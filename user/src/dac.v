==> flow/design.v <==
module dac #(
    parameter DATA_WIDTH = 8     
) (
    input wire clk,                             
    input wire rst_n,                           
    input wire [DATA_WIDTH-1:0] data_in,       
    input wire data_valid,                      
    output reg dac_out,                        
    output reg dac_clk                         
);
parameter COUNTER_WIDTH = DATA_WIDTH;
parameter MAX_COUNT = (1 << DATA_WIDTH) - 1;
reg [COUNTER_WIDTH-1:0] pwm_counter;
reg [DATA_WIDTH-1:0] current_data;
reg [3:0] clk_divider;         
always @(posedge clk or negedge rst_n) begin
    if (!rst_n) begin
        pwm_counter <= 0;
        dac_out <= 1'b0;
    end else begin
        pwm_counter <= (pwm_counter >= MAX_COUNT) ? 0 : pwm_counter + 1'b1;
        dac_out <= (pwm_counter < current_data);
    end
end
always @(posedge clk or negedge rst_n) begin
    if (!rst_n) begin
        current_data <= {DATA_WIDTH{1'b0}};
    end else if (data_valid) begin
        current_data <= data_in;
    end
end
always @(posedge clk or negedge rst_n) begin
    if (!rst_n) begin
        clk_divider <= 4'd0;
        dac_clk <= 1'b0;
    end else begin
        clk_divider <= clk_divider + 1'b1;
        if (clk_divider == 4'd0) begin
            dac_clk <= ~dac_clk;
        end
    end
end
endmodule
## Reports on dac

Tool output for the design above, in the order of the flow.
Lines are those of the file above, counted from 1.
Operators: Yosys type, input widths -> output width; for muxes data width and select width s.
The mark - stands for no value.

| set-up | value |
|---|---|
| design top | dac |
| clock | clk |
| cell library | sky130hd |
| timing corner | tt_025C_1v80 |

## Elaborated design

Yosys after proc, flatten, opt, wreduce and memory -nomap, before mapping. Enables and synchronous resets that opt folds into registers are not counted as muxes. Memory bits, and registers merged into a memory's read port (data or address), are not among the register bits. Print and check cells are not counted. Equal cells are merged and count once.

| bit counts | value |
|---|---|
| input bits | 11 |
| flip-flop bits (word level) | 22 |

| cells by class | value |
|---|---|
| reduce/logical cells | 1 |
| $lt $le $gt $ge | 2 |
| muxes and demuxes | 1 |
| bitwise logic cells | 1 |
| add/subtract/negate cells | 2 |

Operators with widths:

| operator | count |
|---|---|
| $add 8x1->8 const B | 1 |
| $lt 8x8->1 | 1 |
| $ge 8x8->1 const B | 1 |
| $mux 8 | 1 |
| $add 4x1->4 const B | 1 |
| $logic_not 4->1 | 1 |
| $not 1->1 | 1 |

## Logic depth

Depth = most cells in a row (Yosys ltp): at word level without a register or memory, in the mapped netlist without a sequential cell, where the memories' decode and read muxes count.

| logic depth | value |
|---|---|
| depth after elaboration | 2 |
| ABC_AREA | 0 |
| gate-level depth with buffers | 5 |
| depth with buffers taken out | 5 |

## Netlist

Yosys stat after the flow's synthesis: flattened, memories mapped to cells. It holds for the ABC_AREA given above (unset counts as 0); a run with the other value may have another netlist.
The area totals of this step are shown rounded.

| mapped netlist | value |
|---|---|
| mapped flip-flops | 22 |
| mapped area | 1030 sq um |
| standard cells after synthesis | 96 |
| area of sequential cells | 551 sq um |

Cell types:

| cell type | count | total area (sq um) |
|---|---|---|
| sky130_fd_sc_hd__dfrtp_1 | 22 | 550.528 |
| sky130_fd_sc_hd__ha_1 | 10 | 125.12 |
| sky130_fd_sc_hd__nand2_1 | 13 | 48.797 |
| sky130_fd_sc_hd__o21ai_0 | 9 | 45.043 |
| sky130_fd_sc_hd__xnor2_1 | 4 | 35.034 |
| sky130_fd_sc_hd__inv_1 | 9 | 33.782 |
| sky130_fd_sc_hd__xor2_1 | 3 | 26.275 |
| sky130_fd_sc_hd__nand3_1 | 5 | 25.024 |
| sky130_fd_sc_hd__a21oi_1 | 4 | 20.019 |
| sky130_fd_sc_hd__nor2_1 | 4 | 15.014 |
| sky130_fd_sc_hd__mux2_2 | 1 | 11.261 |
| sky130_fd_sc_hd__and4_2 | 1 | 10.01 |
| sky130_fd_sc_hd__nand3_2 | 1 | 10.01 |
| sky130_fd_sc_hd__a211o_1 | 1 | 8.758 |
| sky130_fd_sc_hd__a21oi_2 | 1 | 8.758 |
| sky130_fd_sc_hd__and4_1 | 1 | 8.758 |
| sky130_fd_sc_hd__a21o_1 | 1 | 7.507 |
| sky130_fd_sc_hd__o211ai_1 | 1 | 7.507 |

Other cell types: 5; their cells: 5.

## Path before layout

OpenSTA on the mapped netlist: ideal clock, no wires. The path of least setup slack (recovery checks aside). Input and output delay are each 20% of the period. Register names are those of the netlist, which keeps one name where synthesis merged equal registers.

| path after synthesis | value |
|---|---|
| path kind | register to register |
| from | register pwm_counter[0] |
| to | register pwm_counter[3] |
| path delay | 1.231 ns |
| setup time | 0.120 ns |
| arrival | 1.111 ns |
| path buffers | 0 |
| time at the first pin | 0.000 ns |
| stages | 5 |
| data required time | 1.720 ns |
| period | 1.84 ns |
| setup slack | 0.608 ns |
| period reached after synthesis | 1.232 ns |

"path delay" = arrival - input delay + setup time.
"stages" counts driving pins, that of a launching flip-flop among them; a cell with two outputs on the path counts twice.
"period reached after synthesis" = period - worst setup slack (recovery checks aside). The figure is calculated, with input and output delays left at 20% of the set period.
The rows between start and end are the longest chain of elaborated cells between them; the timing report does not say that the signal goes this way. Where chains are equally long, one stands for them.
Each line given opens the expression or statement behind the cell; cells for indexed reads and writes are added by Yosys, which also makes memories of some case tables.

| between the ends, after synthesis | value |
|---|---|
| cell sequence | sky130_fd_sc_hd__dfrtp_1 -> sky130_fd_sc_hd__ha_1 -> sky130_fd_sc_hd__and4_2 -> sky130_fd_sc_hd__and4_1 -> sky130_fd_sc_hd__nor2_1 |
| length of the longest elaborated chain | 2 |

RTL lines, path after synthesis:

| item | line | RTL |
|---|---|---|
| start: declaration | 13 | `reg [COUNTER_WIDTH-1:0] pwm_counter;` |
| start: assignment | 18 | `pwm_counter <= 0;` |
| start: assignment | 21 | `pwm_counter <= (pwm_counter >= MAX_COUNT) ? 0 : pwm_counter + 1'b1;` |
| $add 8x1->8 | 21 |  |
| $mux 8 | 21 |  |
| end: assignment | 18 |  |
| end: assignment | 21 |  |
| end: declaration | 13 |  |

## Worst path after layout

From the final timing report of run 1: the path of least setup slack in the routed layout; clock arrival at registers is part of the times.

| path post-layout | value |
|---|---|
| path kind | register to output |
| from | register dac_clk |
| to | output dac_clk |
| setup slack | 0.34 ns |
| output delay | 0.39 ns |
| time at the first pin | 0.29 ns |
| stages | 2 |
| arrival | 1.22 ns |
| data required time | 1.56 ns |
| path buffers | 1 |
| period | 1.95 ns |

| between the ends, post-layout | value |
|---|---|
| cell sequence | sky130_fd_sc_hd__dfrtp_1 -> sky130_fd_sc_hd__clkdlybuf4s50_1 |
| length of the longest elaborated chain | 0 |

RTL lines, path post-layout:

| item | line | RTL |
|---|---|---|
| start: declaration | 9 | `output reg dac_clk` |
| start: assignment | 35 | `dac_clk <= 1'b0;` |
| start: assignment | 39 | `dac_clk <= ~dac_clk;` |
| end: declaration | 9 |  |

==> runs of dac <==
Record of 2 stored runs of the RTL-to-layout flow on dac, platform sky130hd. The runs are unordered. Constraints: input delay and output delay 20% of the set period each, output load 0.01 pF.
"period reached" = clock period - worst setup slack. The figure is calculated, with input and output delays left at 20% of the set period.
"power" is the tool's figure for a default switching activity; nothing was simulated.
The measured numbers are rounded.
Among the settings, -- means not set for that run.

| item | run 1 | run 2 |
|---|---|---|
| period_ns | 1.95 | 2.27 |
| CORE_UTILIZATION | 62 | 41 |
| PLACE_DENSITY_LB_ADDON | 0.2 | -- |
| CORE_MARGIN | 6 | 6 |
| GPL_TIMING_DRIVEN | 0 | -- |
| CAP_MARGIN | 20 | 20 |
| SLEW_MARGIN | 40 | 20 |
| MIN_ROUTING_LAYER | met1 | -- |
| MAX_ROUTING_LAYER | met4 | met5 |
| SETUP_SLACK_MARGIN | -- | 0.31 |
| PLACE_DENSITY | -- | 0.37 |
| CORE_ASPECT_RATIO | -- | 1.27 |
| CELL_PAD_IN_SITES_DETAIL_PLACEMENT | -- | 2 |
| TNS_END_PERCENT | -- | 15 |
| ABC_AREA | -- | 1 |
| Yosys chip area after synthesis (sq um) | 1030 | 1040 |
| total negative slack on setup checks (ns) | 0.000 | 0.000 |
| die footprint (sq um) | 2780 | 3910 |
| period reached (ns) | 1.615 | 1.691 |
| utilization after routing (%) | 78.6 | 51.8 |
| smallest setup slack (ns) | 0.335 | 0.579 |
| power (W) | 0.000802 | 0.000715 |
